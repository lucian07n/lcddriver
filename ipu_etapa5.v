==> flow/design.v <==
module ipu_etapa5(
input	clk     ,	 
input	reset   ,	 
input   switch1  ,	 
input   switch2  ,	 
output  [3:0]   db      ,
output          lcd_e   ,   
output			lcd_rs  ,   
output 			lcd_rw_n    
);
wire [2:0]   imgProc_out;
wire          rq;
wire          ack;
wire 		  lcd_row;
wire [6:0]    lcd_column;
wire [7:0]    lcd_char;
lcdDriver lcdDrv(
.clk          (clk             ), 
.rst          (reset           ), 
.rq           (rq              ), 
.ack          (ack             ), 
.lcd_row      (lcd_row         ), 
.lcd_column   (lcd_column      ), 
.lcd_character(lcd_char        ), 
.lcd_e        (lcd_e           ),     
.lcd_rs       (lcd_rs		   ), 
.lcd_rw_n     (lcd_rw_n		   ), 
.db           (db			   )  
);
regFile regF(
.clk          (clk             ), 
.rst          (reset           ), 
.ack_lcd      (ack             ), 
.rq_lcd       (rq              ), 
.lcd_row      (lcd_row         ), 
.lcd_column   (lcd_column      ), 
.lcd_char     (lcd_char        )  
);
endmodule   
module lcdDriver(
input		    clk               ,    
input		    rst           ,    
input		    rq                ,
output		  ack               ,
input		    lcd_row           ,
input[5:0]	lcd_column        ,
input[7:0]	lcd_character     ,
output		  lcd_e             ,
output		  lcd_rs            ,
output		  lcd_rw_n          ,
output[3:0]	db  
);	
wire		      rqPwup          ;
wire		      ackNibble       ;
wire		      rqByte          ;
wire		      rqRsByte        ;
wire		      rqRwByte       ;
wire[3:0]	    rqDataByte      ;
wire[17:0]	  rqDelByte       ;
wire		      rqRsPwr         ;
wire		      rqRwPwr	        ;
wire[3:0]	    rqDataPwr       ;
wire[17:0]	  rqDelPwr        ;
wire		      powerUp         ;
wire          ack_send_byte   ;
wire          ack_power_up    ;
wire          rq_send_nibble  ;
wire 		      rqRs	          ;
wire 		      rqRw	          ;
wire [3:0]	  rqData          ;
wire [17:0]   rqDel           ;
assign  ack_send_byte   =  ~powerUp & ackNibble             ;
assign  ack_power_up    =   powerUp & ackNibble             ;
assign  rq_send_nibble  =   powerUp ? rqPwup    : rqByte    ;
assign  rqRs		        =   powerUp ? rqRsPwr   : rqRsByte  ;
assign  rqRw		        =   powerUp ? rqRwPwr   : rqRwByte  ;
assign  rqData	        =   powerUp ? rqDataPwr : rqDataByte;
assign  rqDel 	        =   powerUp ? rqDelPwr  : rqDelByte ;
lcdSendByte UlcdSendByte(
	.clk_i		(clk		                ),
	.reset_i	(rst	                    ),
	.rq_o		(rqByte	                    ),
	.ack_i		(ack_send_byte              ),
	.rqRs_o		(rqRsByte	                ),
	.rqRw_o		(rqRwByte	                ),
	.rqData_o	(rqDataByte	                ),
	.rqDel_o	(rqDelByte	                ),
	.powerUp_i  (powerUp	                    ),
	.rq_i		  (rq		                  ),
	.ack_o		(ack		                ),
	.ads_i		({lcd_row, lcd_column}  ),
	.char_i		(lcd_character	        )
);
lcdPowerUp UlcdPowerUp(
	.clk_i		(clk		                ),
	.reset_i	(rst	                  ),
	.rq_o       (rqPwup	                ),
	.ack_i		(ack_power_up           ),
	.rqRs_o		(rqRsPwr	              ),
	.rqRw_o		(rqRwPwr	              ),
	.rqData_o	(rqDataPwr	            ),
	.rqDel_o	(rqDelPwr	              ), 
	.powerUp_o(powerUp	              )
);	
lcdSendNibble	UlcdSendNibble(
	.clk_i		(clk		                ),
	.reset_i	(rst	                  ),
	.rq_i		  (rq_send_nibble         ),
	.ack_o		(ackNibble	            ),	
	.rqRs_i		(rqRs	                  ),
	.rqRw_i		(rqRw	                  ),
	.rqData_i	(rqData                 ),
	.rqDel_i	(rqDel                  ),
	.lcdE_o		(lcd_e		              ),
	.lcdRs_o	(lcd_rs	                ),
	.lcdRw_o	(lcd_rw_n	              ),
	.lcdData_o(db	                    )
);			
endmodule  
module lcdPowerUp(
input		      clk_i       ,
input		      reset_i     ,
output reg		rq_o        ,
input		      ack_i       ,
output		    rqRs_o      ,
output		    rqRw_o      ,
output[3:0]	  rqData_o    ,
output[17:0]	rqDel_o     ,
output reg		powerUp_o   
);
localparam	noCmd_p       = 12        ;
localparam	noPwrUpCnt_p  = 4_150_000 ;  
reg[23:0]	            powerUpCnt          ; 
reg		                workProgress        ;
reg[3:0]	            crtIdx              ;
wire[(1+1+4+18)-1:0] powerUpCmd[noCmd_p:0];
wire[(1+1+4+18)-1:0] crtCmd               ;
assign powerUpCmd[0] = {2'b00, 4'b0011, 18'd205000};	
assign powerUpCmd[1] = {2'b00, 4'b0011, 18'd5000};
assign powerUpCmd[2] = {2'b00, 4'b0011, 18'd2000};
assign powerUpCmd[3] = {2'b00, 4'b0010, 18'd2000};
assign powerUpCmd[4] = {2'b00, 4'b0010, 18'd50};
assign powerUpCmd[5] = {2'b00, 4'b1000, 18'd2000};
assign powerUpCmd[6] = {2'b00, 4'b0000, 18'd50};
assign powerUpCmd[7] = {2'b00, 4'b0110, 18'd2000};
assign powerUpCmd[8] = {2'b00, 4'b0000, 18'd50};
assign powerUpCmd[9] = {2'b00, 4'b1100, 18'd2000};
assign powerUpCmd[10] = {2'b00, 4'b0000, 18'd50};
assign powerUpCmd[11] = {2'b00, 4'b0001, 18'd82000};
assign powerUpCmd[12] = {2'b00, 4'b0000, 18'd0};
always @(posedge clk_i or posedge reset_i)
if (reset_i)	crtIdx <= 'b0; else
if (ack_i)	  crtIdx <= crtIdx + 1;
assign crtCmd = powerUpCmd[crtIdx];
assign rqRs_o   = crtCmd[23]    ;
assign rqRw_o   = crtCmd[22]    ;
assign rqData_o = crtCmd[21:18] ;
assign rqDel_o  = crtCmd[17:0]  ;
always @(posedge clk_i or posedge reset_i)
if (reset_i)			                    rq_o <= 1'b0; else
if (ack_i) 				                    rq_o <= 1'b0; else
if ((crtIdx<noCmd_p) & workProgress)	rq_o <= 1'b1;
always @(posedge clk_i or posedge reset_i)
if (reset_i)				                  powerUp_o <= 1'b1; else
if (ack_i & (crtIdx == (noCmd_p-1)))	powerUp_o <= 1'b0;
always @(posedge clk_i or posedge reset_i)
if (reset_i)		powerUpCnt <= noPwrUpCnt_p; else
                powerUpCnt <= powerUpCnt - 1;
always @(posedge clk_i or posedge reset_i)
if (reset_i)		        workProgress <= 1'b0; else
if (powerUpCnt == 'b0)	workProgress <= 1'b1;
endmodule  
module lcdSendNibble(
input		            clk_i       ,
input		            reset_i     ,
input		            rq_i        ,
output reg		      ack_o       ,
input		            rqRs_i      ,
input		            rqRw_i      ,
input[3:0]	        rqData_i    ,
input[17:0]	        rqDel_i     ,
output reg 	        lcdE_o      ,
output reg	        lcdRs_o     ,
output reg		      lcdRw_o     ,
output	reg  [3:0]   lcdData_o
);
reg[14:0]	    shReg       ;
reg		        reR         ;
reg		        startBreak  ;
reg[17:0]	    countBreak  ;
always @(posedge clk_i or posedge reset_i)
if (reset_i)	    reR <= 1'b0; else
                  reR <= rq_i;
always @(posedge clk_i or posedge reset_i)
if (reset_i)	    shReg <= 'b0; else
if (rq_i & ~reR)  shReg <= 'b1; else		 
                  shReg <= (shReg << 1);
always @(posedge clk_i or posedge reset_i)
if (reset_i)	    startBreak <= 1'b0; else
                  startBreak <= shReg[14];
always @(posedge clk_i or posedge reset_i)
if (reset_i)	    lcdE_o <= 1'b0; else
                  lcdE_o <=(|shReg[13:2]);
always @(posedge clk_i or posedge reset_i)
if (reset_i)	    lcdRs_o <= 1'b0; else
                  lcdRs_o <=(|shReg[14:0]) & rqRs_i;
always @(posedge clk_i or posedge reset_i)
if (reset_i)	    lcdRw_o <= 1'b0; else
                  lcdRw_o <=(|shReg[14:0]) & rqRw_i;
always @(posedge clk_i or posedge reset_i)
if (reset_i)		  lcdData_o <= 4'b0; else
if (|shReg[14:0])	lcdData_o <= rqData_i; else
                  lcdData_o <= 4'b0; 
always @(posedge clk_i or posedge reset_i)
if (reset_i)		  countBreak <= 'd0; else
if (startBreak)		countBreak <= rqDel_i; else
if (|countBreak)  countBreak <= countBreak - 1;
always @(posedge clk_i or posedge reset_i)
if (reset_i)		  ack_o <= 1'b0; else
                  ack_o <= (countBreak == 'd1);
endmodule  
module lcdSendByte  (
input		            clk_i     ,
input		            reset_i   ,
output	reg         rq_o      ,
input		            ack_i     ,
output	            rqRs_o    ,
output	            rqRw_o    ,
output[3:0]	        rqData_o  ,
output[17:0]	      rqDel_o   ,
input		            powerUp_i ,
input		            rq_i      ,
output reg	        ack_o     ,
input[6:0]	        ads_i     ,
input[7:0]	        char_i    
);
localparam	noCmd_p = 4 ;
wire[(1+1+4+18)-1:0]  charCmd[noCmd_p:0];	 
wire[(1+1+4+18)-1:0]  crtCmd            ;
reg[2:0]	            crtIdx            ;
assign charCmd[0] = {2'b00, 1'b1, ads_i[6:4], 18'd30};	
assign charCmd[1] = {2'b00, ads_i[3:0], 18'd2000};
assign charCmd[2] = {2'b10, char_i[7:4], 18'd30};
assign charCmd[3] = {2'b10, char_i[3:0], 18'd2000};
assign charCmd[4] = {2'b00, 4'b0, 18'd0};
always @(posedge clk_i or posedge reset_i)
if (reset_i)		        crtIdx <= 'b0; else
if (ack_i)		          crtIdx <= crtIdx + 1; else
if (crtIdx == noCmd_p)	crtIdx <= 'b0; 
assign crtCmd = charCmd[crtIdx];
assign rqRs_o   = crtCmd[23]    ;
assign rqRw_o   = crtCmd[22]    ;
assign rqData_o = crtCmd[21:18] ;
assign rqDel_o  = crtCmd[17:0]  ;
always @(posedge clk_i or posedge reset_i)
if (reset_i)			              rq_o <= 1'b0; else
if (ack_i) 			                rq_o <= 1'b0; else
if (~powerUp_i & rq_i & ~ack_o)	rq_o <= 1'b1;
always @(posedge clk_i or posedge reset_i)
if (reset_i)	  ack_o <= 1'b0; else
                ack_o <= ack_i & (crtIdx == (noCmd_p-1));
endmodule  
module regFile(
input        	  clk             , 
input        	  rst             , 
input        	  ack_lcd         , 
output reg  	  rq_lcd          , 
output reg  	  lcd_row         , 
output reg [5:0]  lcd_column      , 
output reg [7:0]  lcd_char          
);
reg  [3:0]	cnt;
always @(posedge clk or posedge rst)
	if (rst) cnt <= 4'b0000; else
	if (ack_lcd)  cnt <= cnt + 1;  
always @(posedge clk or posedge rst)
	if(rst) rq_lcd <= 1'b0; else
    if(ack_lcd) rq_lcd <= 1'b0; else 
	    rq_lcd <= 1'b1;
always @(posedge clk or posedge rst)
    if(rst)      lcd_row <= 1'b0; else 
		 lcd_row <= 1'b1;
always @(posedge clk or posedge rst)	
    if(rst) lcd_column <= 6'b00_0000;	else
		case(cnt)
		    4'b0001: lcd_column <= 6'b00_0001;
			4'b0010: lcd_column <= 6'b00_0010;
			4'b0011: lcd_column <= 6'b00_0011;
			4'b0100: lcd_column <= 6'b00_0100;
			4'b0101: lcd_column <= 6'b00_0101;
			4'b0110: lcd_column <= 6'b00_0110;
			default: lcd_column <= 6'b00_0000;
		endcase
always @(posedge clk or posedge rst)	
    if(rst) lcd_char <= 8'b0000_0000;	else	
	    case(lcd_column)
			6'b000001: lcd_char <= 8'b0100_1100;
			6'b000010: lcd_char <= 8'b0111_0101;
			6'b000011: lcd_char <= 8'b0110_0011;
			6'b000100: lcd_char <= 8'b0110_1001;
			6'b000101: lcd_char <= 8'b0110_0001;
			6'b000110: lcd_char <= 8'b0110_1110;
			default: lcd_char <= 8'b0010_0000;
		endcase
endmodule  
# Reports on ipu_etapa5
# Tool output for the design above, in the order of the flow.
# Line numbers count from 1 in the design file above.
# Operators carry their Yosys type and port widths (W data, S select, Z words).
# Cell names lack the library's common part.
# Not given: --
[design]
top_module = "ipu_etapa5"
clock = "clk"
cell_library = "sky130hd"
corner = "tt_025C_1v80"

# After elaboration
# Source: Yosys, flattened and elaborated. Widths are those after wreduce. Registers that Yosys merges into a memory's read port (data or address) are not register bits. Print and check cells do not count. Equal cells are merged and count once.
[op_classes]
n_addsub = 5
n_cmp = 1
eq_ne = 29
mux = 20
n_logic = 13
reduce_and_logical = 11
[op_table]
columns = ["op", "count"]
rows = [
  ["$pmux W24 S11", 1],
  ["$pmux W24 S5", 1],
  ["$mux W18", 3],
  ["$pmux W7 S6", 1],
  ["$eq A4 B3 Y1 const B", 7],
  ["$sub A24 B1 Y24 const B", 1],
  ["$logic_not A24 Y1", 1],
  ["$eq A4 B4 Y1 const B", 5],
  ["$sub A18 B1 Y18 const B", 1],
  ["$eq A18 B1 Y1 const B", 1],
  ["$reduce_or A18 Y1", 1],
  ["$eq A6 B3 Y1 const B", 3],
  ["$pmux W3 S6", 1],
  ["$eq A4 B2 Y1 const B", 4],
  ["$reduce_or A15 Y1", 1],
  ["$mux W15", 1],
  ["$reduce_or A12 Y1", 1],
  ["$eq A6 B2 Y1 const B", 2],
  ["$and A1 B1 Y1", 10],
  ["$reduce_bool A2 Y1", 4],
  ["$add A4 B1 Y4 const B", 2],
  ["$eq A4 B1 Y1 const B", 2],
  ["$mux W4", 2],
  ["$mux W1", 8],
  ["$eq A3 B2 Y1 const B", 2],
  ["$eq A6 B1 Y1 const B", 1],
  ["$mux W3", 2],
  ["$lt A4 B4 Y1 const B", 1],
]
# Other operator kinds: 7; their cells: 9.
[word_totals]
regBits = 99
inputBits = 4
output_inout_bits = 7

# Longest topological paths
# Yosys ltp: most cells in a row. Word level: on the elaborated netlist, between registers, memories and ports. Mapped: between sequential cells and ports; inverters and the memories' decode and read muxes count.
[logic_depth]
depth_word = 5
abc_area = 0
mapped_depth = 8

# Netlist
# Source: synth_stat.txt of the flow (Yosys; design flattened, memories mapped). It holds for the ABC_AREA given above (unset counts as 0); a run with the other value may have another netlist.
# The area totals of this step are shown rounded.
[types]
columns = ["type", "count", "area_total_um2"]
rows = [
  ["dfrtp_1", 80, 2001.92],
  ["dfstp_2", 14, 367.853],
  ["ha_1", 17, 212.704],
  ["xnor2_1", 18, 157.651],
  ["xor2_1", 17, 148.893],
  ["nor2b_1", 22, 137.632],
  ["nor2_1", 33, 123.869],
  ["a21oi_1", 20, 100.096],
  ["nor4_1", 16, 100.096],
  ["nor3_1", 16, 80.077],
  ["inv_1", 20, 75.072],
  ["nand2_1", 20, 75.072],
  ["clkbuf_1", 18, 67.565],
  ["mux2_2", 6, 67.565],
  ["or4_1", 8, 60.058],
  ["o31ai_1", 7, 52.55],
  ["nand3_1", 9, 45.043],
  ["mux2i_1", 4, 40.038],
]
# Not listed: further types 44, cells in them 88.
[synth_totals]
cell_count = 433
yosys_area_mm2 = 0.004596
ff_cells = 94
# By module: a second synthesis without flattening, with its own total; a netlist apart from the flattened one above.
[hier_totals]
cells_unflattened = 486
area_unflattened_mm2 = 0.005303
# Each row is one instance without its submodules.
[modules]
columns = ["mod", "instances", "n_cells", "mod_area_mm2"]
rows = [
  ["lcdSendNibble", 1, 177, 0.001953],
  ["lcdPowerUp", 1, 159, 0.001724],
  ["regFile", 1, 57, 0.0006694],
  ["lcdSendByte", 1, 63, 0.000548],
  ["lcdDriver", 1, 30, 0.0004079],
  ["ipu_etapa5", 1, 0, 0],
]

# Timing after synthesis
# Source: OpenSTA report_checks on the synthesized netlist (no wires, ideal clock, input and output delay 20% of the period each), path of least setup slack; recovery checks are left aside. Register names are those of the netlist, which keeps one name where synthesis merged equal registers.
[synth_timing]
path_type = "reg-to-reg"
start = "register lcdDrv.UlcdSendNibble.countBreak[0]"
end = "register lcdDrv.UlcdSendNibble.countBreak[14]"
period_ns = 3.42
t_first_pin_ns = 0.000
arrival_time_ns = 2.092
required_ns = 3.326
path_slack_ns = 1.234
delay_ns = 2.186
path_stages = 8
path_buffers = 1
synth_period_reached_ns = 2.186
# "delay_ns" = arrival - input delay + setup time.
# "path_stages" counts driving pins, that of a launching flip-flop among them; a cell with two outputs on the path counts twice.
# "synth_period_reached_ns" is the clock period less the worst setup slack; recovery checks do not enter. This is arithmetic on one report: input and output delays are still those of the set period (20% each).
# Between the ends stands the longest chain of elaborated cells between them, by number of cells; it is not shown to be the way that was timed. Of several equally long chains one is given.
# Each line given opens the expression or statement behind the cell; cells for indexed reads and writes are added by Yosys, which also makes memories of some case tables.
# At most two assigning lines are given for a register; there are more.
[synth_via]
cell_sequence = "dfrtp_1 > inv_1 > ha_1 > or4b_1 > buf_2 > nor4b_1 > mux2_2 > a211oi_1"
elab_chain_len = 3
[synth_rtl]
columns = ["item", "line", "text"]
rows = [
  ["from (decl)", 190, "reg[17:0] countBreak ;"],
  ["from (assign)", 216, "if (startBreak) countBreak <= rqDel_i; else"],
  ["from (assign)", 217, "if (|countBreak)  countBreak <= countBreak - 1;"],
  ["$sub A18 B1 Y18", 217, ""],
  ["$mux W18", 217, ""],
  ["$mux W18", 216, ""],
  ["to (assign)", 216, ""],
  ["to (assign)", 217, ""],
  ["to (decl)", 190, ""],
]

# Timing after layout
# From the final timing report of record 1: the path of least setup slack in the routed layout; clock arrival at registers is part of the times.
[layout_timing]
path_type = "reg-to-reg"
start = "register lcdDrv.UlcdSendNibble.countBreak[0]"
end = "register lcdDrv.UlcdSendNibble.countBreak[1]"
period_ns = 3.85
t_first_pin_ns = 0.34
arrival_time_ns = 2.85
required_ns = 4.11
path_slack_ns = 1.26
path_stages = 9
path_buffers = 2
# Between the ends stands the longest chain of elaborated cells between them, by number of cells; it is not shown to be the way that was timed. Of several equally long chains one is given.
# At most two assigning lines are given for a register; there are more.
[layout_via]
cell_sequence = "dfrtp_1 > inv_1 > ha_1 > or4b_1 > buf_2 > nor3_2 > and2_1 > buf_4 > mux2i_1"
elab_chain_len = 3
[layout_rtl]
columns = ["item", "line", "text"]
rows = [
  ["from (decl)", 190, "reg[17:0] countBreak ;"],
  ["from (assign)", 216, "if (startBreak) countBreak <= rqDel_i; else"],
  ["from (assign)", 217, "if (|countBreak)  countBreak <= countBreak - 1;"],
  ["$sub A18 B1 Y18", 217, ""],
  ["$mux W18", 217, ""],
  ["$mux W18", 216, ""],
  ["to (assign)", 216, ""],
  ["to (assign)", 217, ""],
  ["to (decl)", 190, ""],
]

# Measured results for ipu_etapa5: 2 stored runs of the Yosys and OpenROAD flow on sky130hd. The settings differ; the order carries no meaning. The constraints put input and output delay at 20% of the set period each and load the outputs with 0.01 pF.
# "period_less_ws_ns" is the run's clock period less its worst setup slack. It is reckoned from that one timing run; input and output delays stay at 20% of the period that was set.
# "worst_path_ns" = time allowed to the worst setup path (clock period - input delay - output delay, where it has them) - its slack; a late launch clock adds to it, a late capture clock takes from it.
# "design_power_mw": no workload was simulated; the value follows from the tool's default switching activity.
# The measured numbers are rounded.

[[run]]
name = "record 1"
[run.settings]
period_ns = 3.85
CORE_UTILIZATION = 27
PLACE_DENSITY_LB_ADDON = 0.25
CORE_MARGIN = 3
ABC_AREA = 0
GPL_TIMING_DRIVEN = 0
GPL_ROUTABILITY_DRIVEN = 0
SLEW_MARGIN = 0
MIN_ROUTING_LAYER = "met1"
MAX_ROUTING_LAYER = "met5"
CAP_MARGIN = 20
[run.results]
setup_ws_ns = 1.262
period_less_ws_ns = 2.588
layout_utilization_frac = 0.319
die_area_mm2 = 0.01862
stdcell_area_mm2 = 0.00531
worst_path_ns = 2.59
path_kind = "reg-to-reg"
synth_area_mm2 = 0.004596
fin_tns_ns = 0.000
design_power_mw = 2.024

[[run]]
name = "record 2"
[run.settings]
period_ns = 1.55
CORE_UTILIZATION = 25
PLACE_DENSITY_LB_ADDON = 0.22
TNS_END_PERCENT = 5
ABC_AREA = 1
GPL_TIMING_DRIVEN = 1
SLEW_MARGIN = 15
MIN_ROUTING_LAYER = "met1"
CAP_MARGIN = 20
CORE_MARGIN = 2
[run.results]
setup_ws_ns = 0.024
period_less_ws_ns = 1.526
layout_utilization_frac = 0.329
die_area_mm2 = 0.02055
stdcell_area_mm2 = 0.006225
worst_path_ns = 1.53
path_kind = "reg-to-reg"
synth_area_mm2 = 0.004855
fin_tns_ns = 0.000
design_power_mw = 4.924
